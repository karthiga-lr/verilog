==> flow/design.v <==
module SRAM #(parameter addr = 3,parameter data = 4)
  (input clk,
  input rst,
  input wr,
   input [addr -1:0] addrs,   
   input [data -1:0] din,    
   output reg [data-1:0] dout);   
  reg [data -1:0] mem [ 0:(1<< addr)-1];    
  always@(posedge clk)begin
    if(rst)begin
      dout <=0;
      for(int i=0; i < (1<<addr); i++)begin
        mem[i] <=0;
      end
    end
    else if (wr)
      mem[addrs] <=din;     
    else
      dout <= mem[addrs];    
  end
endmodule 
* Tool chain data of SRAM
Tool output for the design above, in the order of the flow.
Line numbers count from 1 in the design file above.
A cell with n/a has no value.
- Top :: SRAM
- Clock input :: clk
- Library :: sky130hd
- Library corner :: tt_025C_1v80

* Word level
Yosys after proc, flatten, opt, wreduce and memory -nomap, before mapping. Enables and synchronous resets that opt folds into registers are not counted as muxes. Memory bits, and registers merged into a memory's read port (data or address), are not among the register bits. Print and check cells are not counted. Equal cells are merged and count once.
Yosys's memory passes give these memory sizes; they may raise the number of words (mostly to a power of two), join words into wider ones and drop unused or constant bits.
- Muxes and demuxes :: 7
- Reductions and logical operators :: 1
** Operator list (number)
- 4-bit 2-to-1 mux :: 2
- 3-bit 2-to-1 mux :: 2
- 1-bit 2-to-1 mux :: 3
- 1-bit zero test :: 1
- Register bits after elaboration :: 0
- Memory bits (writable) :: 32
- Memory cells :: 1
- Input port bits :: 10
- Output and inout bits :: 4
- Word-level cells :: 9
** Memories
- mem :: words 8, bits a word 4, RTL line 8 : reg [data -1:0] mem [ 0:(1<< addr)-1];

* Logic depth
Yosys ltp: most cells in a row. Word level: on the elaborated netlist, between registers, memories and ports. Mapped: between sequential cells and ports; inverters and the memories' decode and read muxes count.
- Word-level depth :: 2
- ABC_AREA :: 0
- Gate-level depth with buffers :: 5
- Depth with buffers taken out :: 3

* After synthesis
The flow's flattened synthesis, as Yosys stat reports it; memories are mapped. The netlist is that of the ABC_AREA named above (0 if unset); the other value can give another one.
Totals and module areas in this step are rounded.
- Cell count :: 134
- Mapped area :: 1760 um2
- Sequential part of the area :: 1040 um2
- Mapped flip-flops :: 36
- Buffer cells :: 6
** Cells by type
- sky130_fd_sc_hd__edfxtp_1 :: number 32, area in all 960.922 um2
- sky130_fd_sc_hd__and2_1 :: number 32, area in all 200.192 um2
- sky130_fd_sc_hd__mux2_2 :: number 8, area in all 90.086 um2
- sky130_fd_sc_hd__dfxtp_1 :: number 4, area in all 80.077 um2
- sky130_fd_sc_hd__mux2i_1 :: number 8, area in all 80.077 um2
- sky130_fd_sc_hd__or2_2 :: number 8, area in all 50.048 um2
- sky130_fd_sc_hd__buf_6 :: number 3, area in all 33.782 um2
- sky130_fd_sc_hd__a222oi_1 :: number 2, area in all 20.019 um2
- sky130_fd_sc_hd__nor2_2 :: number 3, area in all 18.768 um2
- sky130_fd_sc_hd__a221oi_1 :: number 2, area in all 17.517 um2
- sky130_fd_sc_hd__o31a_1 :: number 2, area in all 17.517 um2
- sky130_fd_sc_hd__nor3_4 :: number 1, area in all 16.266 um2
- sky130_fd_sc_hd__buf_8 :: number 1, area in all 15.014 um2
- sky130_fd_sc_hd__inv_1 :: number 4, area in all 15.014 um2
- sky130_fd_sc_hd__nor2_1 :: number 4, area in all 15.014 um2
- sky130_fd_sc_hd__o21bai_1 :: number 2, area in all 15.014 um2
- sky130_fd_sc_hd__a31oi_1 :: number 2, area in all 12.512 um2
- sky130_fd_sc_hd__nand2b_1 :: number 2, area in all 12.512 um2
Not listed: further types 10, cells in them 14.

* Timing after synthesis
OpenSTA on the mapped netlist: ideal clock, no wires. The path of least setup slack (recovery checks aside). Input and output delay are each 20% of the period. Register names are those of the netlist, which keeps one name where synthesis merged equal registers.
- Kind :: input port to flip-flop
- From :: in addrs[0]
- To :: mem mem[0][0]
- Period :: 1750 ps
- Input delay :: 350 ps
- Setup time :: 297 ps
- Time at the first pin :: 350 ps
- Data arrival time :: 1213 ps
- Required time :: 1453 ps
- Setup slack :: 240 ps
- Path delay :: 1160 ps
- Driving pins on the path :: 4
- Path buffers :: 1
- Synthesis period reached :: 1510 ps
"path delay" is the arrival time less input delay plus setup time.
"driving pins on the path": output pins that drive a net of the path, with the launching flip-flop's if there is one; two outputs of one cell count as two.
"synthesis period reached" is the clock period less the worst setup slack; recovery checks do not enter. This is arithmetic on one report: input and output delays are still those of the set period (20% each).
Between the ends stands the longest chain of elaborated cells between them, by number of cells; it is not shown to be the way that was timed. Of several equally long chains one is given.
Each line given opens the expression or statement behind the cell; cells for indexed reads and writes are added by Yosys, which also makes memories of some case tables.
- Path through :: sky130_fd_sc_hd__buf_6 sky130_fd_sc_hd__or3b_4 sky130_fd_sc_hd__nor3_4 sky130_fd_sc_hd__or2_2
- Cells in the longest elaborated chain :: 2
- Elaborated cells on any way between the ends :: 2
- RTL lines with such cells :: 2
- Classes of those cells :: 2 x mux
** Ends and longest elaborated chain, post-synthesis
- from (decl) :: RTL line 5 : input [addr -1:0] addrs,
- 3-bit 2-to-1 mux :: RTL line 16 : else if (wr)
- 3-bit 2-to-1 mux :: RTL line 10 : if(rst)begin
- to (decl) :: RTL line 8 : reg [data -1:0] mem [ 0:(1<< addr)-1];

* Path in the finished layout
From the final timing report of run 1: the path of least setup slack in the routed layout; clock arrival at registers is part of the times.
The path's times are printed in steps of 10 ps; the period is the one set.
- Kind :: input port to flip-flop
- From :: in addrs[0]
- To :: mem mem[0][1]
- Period :: 1150 ps
- Input delay :: 230 ps
- Setup time :: 280 ps
- Time at the first pin :: 230 ps
- Data arrival time :: 1290 ps
- Required time :: 1160 ps
- Setup slack :: -130 ps
- Driving pins on the path :: 6
- Path buffers :: 3
Between the ends stands the longest chain of elaborated cells between them, by number of cells; it is not shown to be the way that was timed. Of several equally long chains one is given.
- Path through :: sky130_fd_sc_hd__buf_6 sky130_fd_sc_hd__buf_6 sky130_fd_sc_hd__buf_6 sky130_fd_sc_hd__or3b_4 sky130_fd_sc_hd__nor3_4 sky130_fd_sc_hd__or2_4
- Cells in the longest elaborated chain :: 2
- Elaborated cells on any way between the ends :: 2
- RTL lines with such cells :: 2
- Classes of those cells :: 2 x mux
** Ends and longest elaborated chain, post-layout
- from (decl) :: RTL line 5 : input [addr -1:0] addrs,
- 3-bit 2-to-1 mux :: RTL line 16 : else if (wr)
- 3-bit 2-to-1 mux :: RTL line 10 : if(rst)begin
- to (decl) :: RTL line 8 : reg [data -1:0] mem [ 0:(1<< addr)-1];

Add stored flow runs of SRAM

Top module SRAM; platform sky130hd; tools Yosys and OpenROAD; 2 stored runs in no particular order. Input and output delays are each 20% of the period that was set; the output load is 0.01 pF.
"reached clock period" is the run's clock period less its worst setup slack. It is reckoned from that one timing run; input and output delays stay at 20% of the period that was set.
The results are shown rounded.

* Run 1
** Files
==> flow/run.sh <==
#!/bin/bash
# the make line also repeats the synthesis and layout settings of config.mk as NAME=value (left out here)
make -C /OpenROAD-flow-scripts/flow DESIGN_CONFIG=/design/flow/config.mk WORK_HOME=/design/flow/orfs CLKGATE_MAP_FILE= finish
==> flow/config.mk <==
export PLATFORM = sky130hd
export DESIGN_NAME = SRAM
export DESIGN_NICKNAME = SRAM
export VERILOG_FILES = /design/flow/design.v
export SDC_FILE = /design/flow/constraint.sdc
export NUM_CORES = 4
export LEC_CHECK = 0
export CAP_MARGIN = 20
export CORE_MARGIN = 2
export CORE_UTILIZATION = 44
export GPL_ROUTABILITY_DRIVEN = 0
export MAX_ROUTING_LAYER = met5
export SETUP_SLACK_MARGIN = 0.22
export SLEW_MARGIN = 15
==> flow/constraint.sdc <==
create_clock -name core_clock -period 1.15 [get_ports {clk}]
set_input_delay 0.2300 -clock core_clock [delete_from_list [all_inputs] [get_ports {clk}]]
set_output_delay 0.2300 -clock core_clock [all_outputs]
set_load 0.01 [all_outputs]
** Results
- Worst hold slack after layout :: 440 ps
- Utilization after routing :: 0.62
- Reached clock period :: 1,279 ps
- Standard-cell area of the final layout :: 2,320 um2
- Mapped cell area after synthesis :: 1,760 um2
- Setup slack of the critical path :: -129 ps
- Full die area :: 4,520 um2
- Setup total negative slack :: -4,100 ps

* Run 2
** Files
==> flow/run.sh <==
#!/bin/bash
# the make line also repeats the synthesis and layout settings of config.mk as NAME=value (left out here)
make -C /OpenROAD-flow-scripts/flow DESIGN_CONFIG=/design/flow/config.mk WORK_HOME=/design/flow/orfs CLKGATE_MAP_FILE= finish
==> flow/config.mk <==
export PLATFORM = sky130hd
export DESIGN_NAME = SRAM
export DESIGN_NICKNAME = SRAM
export VERILOG_FILES = /design/flow/design.v
export SDC_FILE = /design/flow/constraint.sdc
export NUM_CORES = 4
export LEC_CHECK = 0
export CAP_MARGIN = 20
export CORE_MARGIN = 2
export CORE_UTILIZATION = 40
export SLEW_MARGIN = 20
==> flow/constraint.sdc <==
create_clock -name core_clock -period 1.03 [get_ports {clk}]
set_input_delay 0.2060 -clock core_clock [delete_from_list [all_inputs] [get_ports {clk}]]
set_output_delay 0.2060 -clock core_clock [all_outputs]
set_load 0.01 [all_outputs]
** Results
- Utilization after routing :: 0.533
- Worst hold slack after layout :: 240 ps
- Reached clock period :: 1,238 ps
- Standard-cell area of the final layout :: 2,290 um2
- Mapped cell area after synthesis :: 1,760 um2
- Full die area :: 4,940 um2
- Setup slack of the critical path :: -208 ps
- Setup total negative slack :: -901 ps
